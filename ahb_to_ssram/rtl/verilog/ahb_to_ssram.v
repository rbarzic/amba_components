==> flow/design.v <==
module ahb_to_ssram ( 
   HREADYOUT, HRDATA, HRESP, ahb_sram_addr, ahb_sram_en, ahb_sram_enb,
   ahb_sram_wb, ahb_sram_we, ahb_sram_din,
   HCLK, HRESETn, HSEL, HADDR, HTRANS, HSIZE, HWRITE, HWDATA, HREADY,
   sram_ahb_dout
   );
   parameter AW = 12;
localparam AMBA_AHB_HTRANS_IDLE    = 2'b00;
localparam AMBA_AHB_HTRANS_BUSY    = 2'b01;
localparam AMBA_AHB_HTRANS_NON_SEQ = 2'b10;
localparam AMBA_AHB_HTRANS_SEQ     = 2'b11;
localparam AMBA_AHB_HSIZE_8BITS      = 3'b000;
localparam AMBA_AHB_HSIZE_16BITS     = 3'b001;
localparam AMBA_AHB_HSIZE_32BITS      = 3'b010;
localparam AMBA_AHB_HSIZE_64BITS      = 3'b011;
localparam AMBA_AHB_HSIZE_128BITS    = 3'b100;
localparam AMBA_AHB_HSIZE_256BITS    = 3'b101;
localparam AMBA_AHB_HSIZE_512BITS    = 3'b110;
localparam AMBA_AHB_HSIZE_1024BITS   = 3'b111;
   localparam AHB_ADDRESS_PHASE = 1;
   localparam AHB_DATA_PHASE    = 2;
   localparam AHB_IDLE_PHASE    = 0;
   input  wire HCLK;     
   input  wire HRESETn;  
   input  wire HSEL;     
   input  wire [AW-1:0] HADDR;    
   input  wire [1:0]    HTRANS;   
   input  wire [2:0]    HSIZE;    
   input  wire          HWRITE;   
   input  wire [31:0]   HWDATA;   
   input  wire          HREADY;   
   output reg           HREADYOUT;  
   output wire [31:0]   HRDATA;     
   output wire          HRESP;      
   output [AW-1:0]      ahb_sram_addr;
   output               ahb_sram_en;
   output [3:0]         ahb_sram_enb;
   output [3:0]         ahb_sram_wb;
   output               ahb_sram_we;
   input [31:0]         sram_ahb_dout;
   output [31:0]        ahb_sram_din;
   reg [3:0]           byte_sel_a;
   reg [3:0]           byte_sel_r;
   reg data_phase_r;
   reg write_en_r;
   reg [AW-1:0] haddr_r;
   reg                  seq_cycle;
   reg                  nonseq_cycle;
   reg                  busy_cycle;
   reg                  idle_cycle;
   always @* begin
      seq_cycle = 0;
      nonseq_cycle = 0;
      busy_cycle   = 0;
      idle_cycle   = 0;
      case(HTRANS[1:0])
        AMBA_AHB_HTRANS_SEQ : begin
           seq_cycle = 1'b1;
        end
        AMBA_AHB_HTRANS_NON_SEQ : begin
           nonseq_cycle = 1'b1;
        end
        AMBA_AHB_HTRANS_BUSY : begin
           busy_cycle = 1'b1;
        end
        AMBA_AHB_HTRANS_IDLE : begin
           idle_cycle = 1'b1;
        end
      endcase
   end
   assign active_cycle = seq_cycle || nonseq_cycle;
   assign read_valid  = active_cycle & HSEL & HREADY & (~HWRITE);
   assign write_valid = active_cycle & HSEL & HREADY & HWRITE;
   assign rw_cycle = read_valid | write_valid;
   always @( HADDR or HSIZE or rw_cycle) begin
      byte_sel_a = 4'b1111;
      if (rw_cycle) begin
         case(HSIZE[2:0])
           AMBA_AHB_HSIZE_8BITS : begin
              case(HADDR[1:0])
                0 : begin
                   byte_sel_a = 4'b0001;
                end
                1 : begin
                   byte_sel_a = 4'b0010;
                end
                2 : begin
                   byte_sel_a = 4'b0100;
                end
                3 : begin
                   byte_sel_a = 4'b1000;
                end
                default: begin
                end
              endcase
           end
           AMBA_AHB_HSIZE_16BITS : begin
              byte_sel_a = HADDR[1] ? 4'b1100 : 4'b0011;
           end
           AMBA_AHB_HSIZE_32BITS : begin
              byte_sel_a = 4'b1111;
           end
           default: begin
              byte_sel_a = 4'b1111;
           end
         endcase
      end
   end
   always @(posedge HCLK or negedge HRESETn) begin
      if(HRESETn == 1'b0) begin
         byte_sel_r <= 4'h0;
         haddr_r <= {AW{1'b0}};
         write_en_r <= 1'h0;
      end
      else begin
         if(HREADY && HREADYOUT) begin
            byte_sel_r <= byte_sel_a;
            write_en_r <= write_valid;
            haddr_r    <= HADDR;  
         end
      end
   end
   always @(posedge HCLK or negedge HRESETn) begin
      if(HRESETn == 1'b0) begin
         HREADYOUT <= 1'b1;
      end
      else begin
         HREADYOUT <= !(write_en_r & read_valid);
      end
   end
   assign ahb_sram_addr = write_en_r ? haddr_r : HADDR;
   assign ahb_sram_en   = read_valid | write_en_r;
   assign ahb_sram_we   = write_en_r;
   assign ahb_sram_wb  = byte_sel_r & {4{write_en_r}};
   assign ahb_sram_enb = byte_sel_r & {4{ahb_sram_en}};
   assign ahb_sram_din = HWDATA;
   assign HRDATA  = sram_ahb_dout;
   assign HRESP     = 1'b0;
endmodule  
# Tool chain data of ahb_to_ssram
# The steps from the RTL of ahb_to_ssram to its reports follow in flow order.
# Lines are those of the file above, counted from 1.
# Operators carry their Yosys type and port widths (W data, S select, Z words).
# Library cell names are shortened.
# The mark n/a stands for no value.
# inputs
top	ahb_to_ssram
clk_port	HCLK
lib	sky130hd
pvt_corner	tt_025C_1v80

# Elaborated design
# Counts by Yosys on the flattened word-level netlist (proc, flatten, opt, wreduce; memories kept). Register bits leave out memories and registers merged into their read ports (data or address). Print and check cells are left out. Cells with the same type and inputs are merged into one.
# word_totals
ramBits	0
rom_bits	0
clocked_rd_ports_x_width	0
ff_bits	18
out_inout_bits	88
word_cells	36
latch_bits	0
memories	0
# op_classes
n_logic	10
cmp	0
n_mux	7
equal	7
n_div	0
n_reduce_logical	8
n_shift	0
add_sub_neg	0
multipliers	0
# op_table
cell	n
$pmux W4 S4	1
$mux W12	1
$eq A2 B2 Y1 const B	4
$and A4 B4 Y4	2
$pmux W4 S2	1
$mux W4	2
$reduce_or A3 Y1	2
$and A1 B1 Y1	5
$eq A2 B1 Y1 const B	2
$logic_not A2 Y1	2
$pmux W1 S2	2
$eq A3 B1 Y1 const B	1
$logic_not A3 Y1	1
$or A1 B1 Y1	2
$logic_and A1 B1 Y1	1
$logic_or A1 B1 Y1	1
$not A1 Y1	1
$logic_not A1 Y1	1

# Logic depth
# Yosys ltp: most cells in a row. Word level: on the elaborated netlist, between registers, memories and ports. Mapped: between sequential cells and ports; inverters and the memories' decode and read muxes count.
# logic_depth
depth_word	9
abc_area	0
mapped_depth	4
mapped_depth_nobuf	3

# Mapped cells and area
# Yosys stat after the flow's synthesis: flattened, memories mapped to cells. It holds for the ABC_AREA given above (unset counts as 0); a run with the other value may have another netlist.
# mapped
seq_area_mm2	0.0004517
ffs	18
stdcells	142
synth_area_mm2	0.0014852
buf_cells	69
# by_type
cell	n	area_total_um2
buf_4	65	487.968
dfrtp_1	17	425.408
mux2_4	11	165.158
mux2_2	12	135.13
buf_6	3	33.782
o311ai_2	2	32.531
nand2_1	8	30.029
dfstp_2	1	26.275
and2_1	4	25.024
nor2b_1	4	25.024
o211ai_1	2	15.014
clkbuf_8	1	13.763
and4b_1	1	10.01
nand3_1	2	10.01
a31o_2	1	8.758
a21boi_0	1	7.507
nand2_2	1	6.256
nor2_2	1	6.256
# Not listed: further types 5, cells in them 5.

# Worst setup path after synthesis
# OpenSTA on the mapped netlist: ideal clock, no wires. The path of least setup slack (recovery checks aside). Input and output delay are each 20% of the period. Register names are those of the netlist, which keeps one name where synthesis merged equal registers.
# synth_timing
path_type	register -> output
startpoint	register write_en_r
endpoint	output ahb_sram_addr[10]
setup_slack_ns	0.831
stages	4
t_arrival_ns	1.017
tclk_ns	2.31
path_delay_ns	1.017
n_path_buf	2
synth_period_reached_ns	1.479
# "path_delay_ns" = arrival - input delay + setup time.
# A path that ends at an output port has no setup time.
# "stages" counts driving pins, that of a launching flip-flop among them; a cell with two outputs on the path counts twice.
# "synth_period_reached_ns" = period - worst setup slack (recovery checks aside). The figure is calculated, with input and output delays left at 20% of the set period.
# The rows between start and end are the longest chain of elaborated cells between them; the timing report does not say that the signal goes this way. Where chains are equally long, one stands for them.
# A line is the first line of the expression or statement that the cell stems from. Yosys adds cells for indexed reads and writes and turns some case tables into memories.
# synth_via
path_cell_list	dfrtp_1 -> buf_6 -> buf_6 -> mux2_2
elab_chain_cells	1
# synth_rtl
item	line	rtl
start, declared	45	reg write_en_r;
start, assigned	113	write_en_r <= 1'h0;
start, assigned	118	write_en_r <= write_valid;
$mux W12	131	assign ahb_sram_addr = write_en_r ? haddr_r : HADDR;
end, declared	35	output [AW-1:0]      ahb_sram_addr;

# Timing after layout
# Path of least setup slack in the final report of record 2 (OpenROAD, finished layout, wires in). Where an end is a register, its clock arrival counts in the times.
# layout_timing
path_type	register -> output
startpoint	register write_en_r
endpoint	output ahb_sram_addr[4]
setup_slack_ns	-0.53
tclk_ns	1.06
n_path_buf	3
t_arrival_ns	1.38
stages	5
# The rows between start and end are the longest chain of elaborated cells between them; the timing report does not say that the signal goes this way. Where chains are equally long, one stands for them.
# layout_via
path_cell_list	dfrtp_1 -> buf_12 -> buf_12 -> mux2_4 -> buf_6
elab_chain_cells	1
# layout_rtl
item	line	rtl
start, declared	45	reg write_en_r;
start, assigned	113	write_en_r <= 1'h0;
start, assigned	118	write_en_r <= write_valid;
$mux W12	131	assign ahb_sram_addr = write_en_r ? haddr_r : HADDR;
end, declared	35	output [AW-1:0]      ahb_sram_addr;

## Implementation results

2 stored runs of ahb_to_ssram in the flow (synthesis by Yosys, layout by OpenROAD, sky130hd cells), in arbitrary order. Constraints: input delay and output delay 20% of the set period each, output load 0.01 pF.
"achieved_clock_period_ns": clock period set for the run, less the worst setup slack. It is reckoned from that one timing run; input and output delays stay at 20% of the period that was set.
"critical_path_time_ns" is the time allowed to the run's worst setup path (the clock period less input and output delay, where it has them) less its slack. Clock arrival times count: a late capture clock shortens it, a late launch clock lengthens it.
"final_power_w" is the tool's figure for a default switching activity; nothing was simulated.

Record 1, flow files:
==> flow/run.sh <==
#!/bin/bash
# the make line also repeats the synthesis and layout settings of config.mk as NAME=value (left out here)
make -C /OpenROAD-flow-scripts/flow DESIGN_CONFIG=/design/flow/config.mk WORK_HOME=/design/flow/orfs CLKGATE_MAP_FILE= finish
==> flow/config.mk <==
export PLATFORM = sky130hd
export DESIGN_NAME = ahb_to_ssram
export DESIGN_NICKNAME = ahb_to_ssram
export VERILOG_FILES = /design/flow/design.v
export SDC_FILE = /design/flow/constraint.sdc
export NUM_CORES = 4
export LEC_CHECK = 0
export ABC_AREA = 1
export CAP_MARGIN = 20
export CELL_PAD_IN_SITES_DETAIL_PLACEMENT = 2
export CORE_MARGIN = 9
export CORE_UTILIZATION = 62
export CTS_CLUSTER_DIAMETER = 350
export GPL_ROUTABILITY_DRIVEN = 1
export GPL_TIMING_DRIVEN = 1
export MIN_ROUTING_LAYER = met1
export PLACE_DENSITY_LB_ADDON = 0.03
export SETUP_SLACK_MARGIN = 0.03
export SLEW_MARGIN = 40
==> flow/constraint.sdc <==
create_clock -name core_clock -period 2.35 [get_ports {HCLK}]
set_input_delay 0.4700 -clock core_clock [delete_from_list [all_inputs] [get_ports {HCLK}]]
set_output_delay 0.4700 -clock core_clock [all_outputs]
set_load 0.01 [all_outputs]

Record 1: not finished: placement ended with error DPL-0033

Record 2, flow files:
==> flow/run.sh <==
#!/bin/bash
# the make line also repeats the synthesis and layout settings of config.mk as NAME=value (left out here)
make -C /OpenROAD-flow-scripts/flow DESIGN_CONFIG=/design/flow/config.mk WORK_HOME=/design/flow/orfs CLKGATE_MAP_FILE= finish
==> flow/config.mk <==
export PLATFORM = sky130hd
export DESIGN_NAME = ahb_to_ssram
export DESIGN_NICKNAME = ahb_to_ssram
export VERILOG_FILES = /design/flow/design.v
export SDC_FILE = /design/flow/constraint.sdc
export NUM_CORES = 4
export LEC_CHECK = 0
export CAP_MARGIN = 35
export CORE_MARGIN = 2
export CORE_UTILIZATION = 16
export CTS_CLUSTER_DIAMETER = 48
export SLEW_MARGIN = 20
==> flow/constraint.sdc <==
create_clock -name core_clock -period 1.06 [get_ports {HCLK}]
set_input_delay 0.2120 -clock core_clock [delete_from_list [all_inputs] [get_ports {HCLK}]]
set_output_delay 0.2120 -clock core_clock [all_outputs]
set_load 0.01 [all_outputs]

==> results of record 2, as CSV <==
result,value
critical_path_time_ns,1.38
critical_path_type,"register -> output"
final_power_w,0.002008
synthArea_mm2,0.0014852
achieved_clock_period_ns,1.593
design_die_area_mm2,0.0100691
post_route_stdcell_area_mm2,0.0018906
worst_setup_slack_ns,-0.533
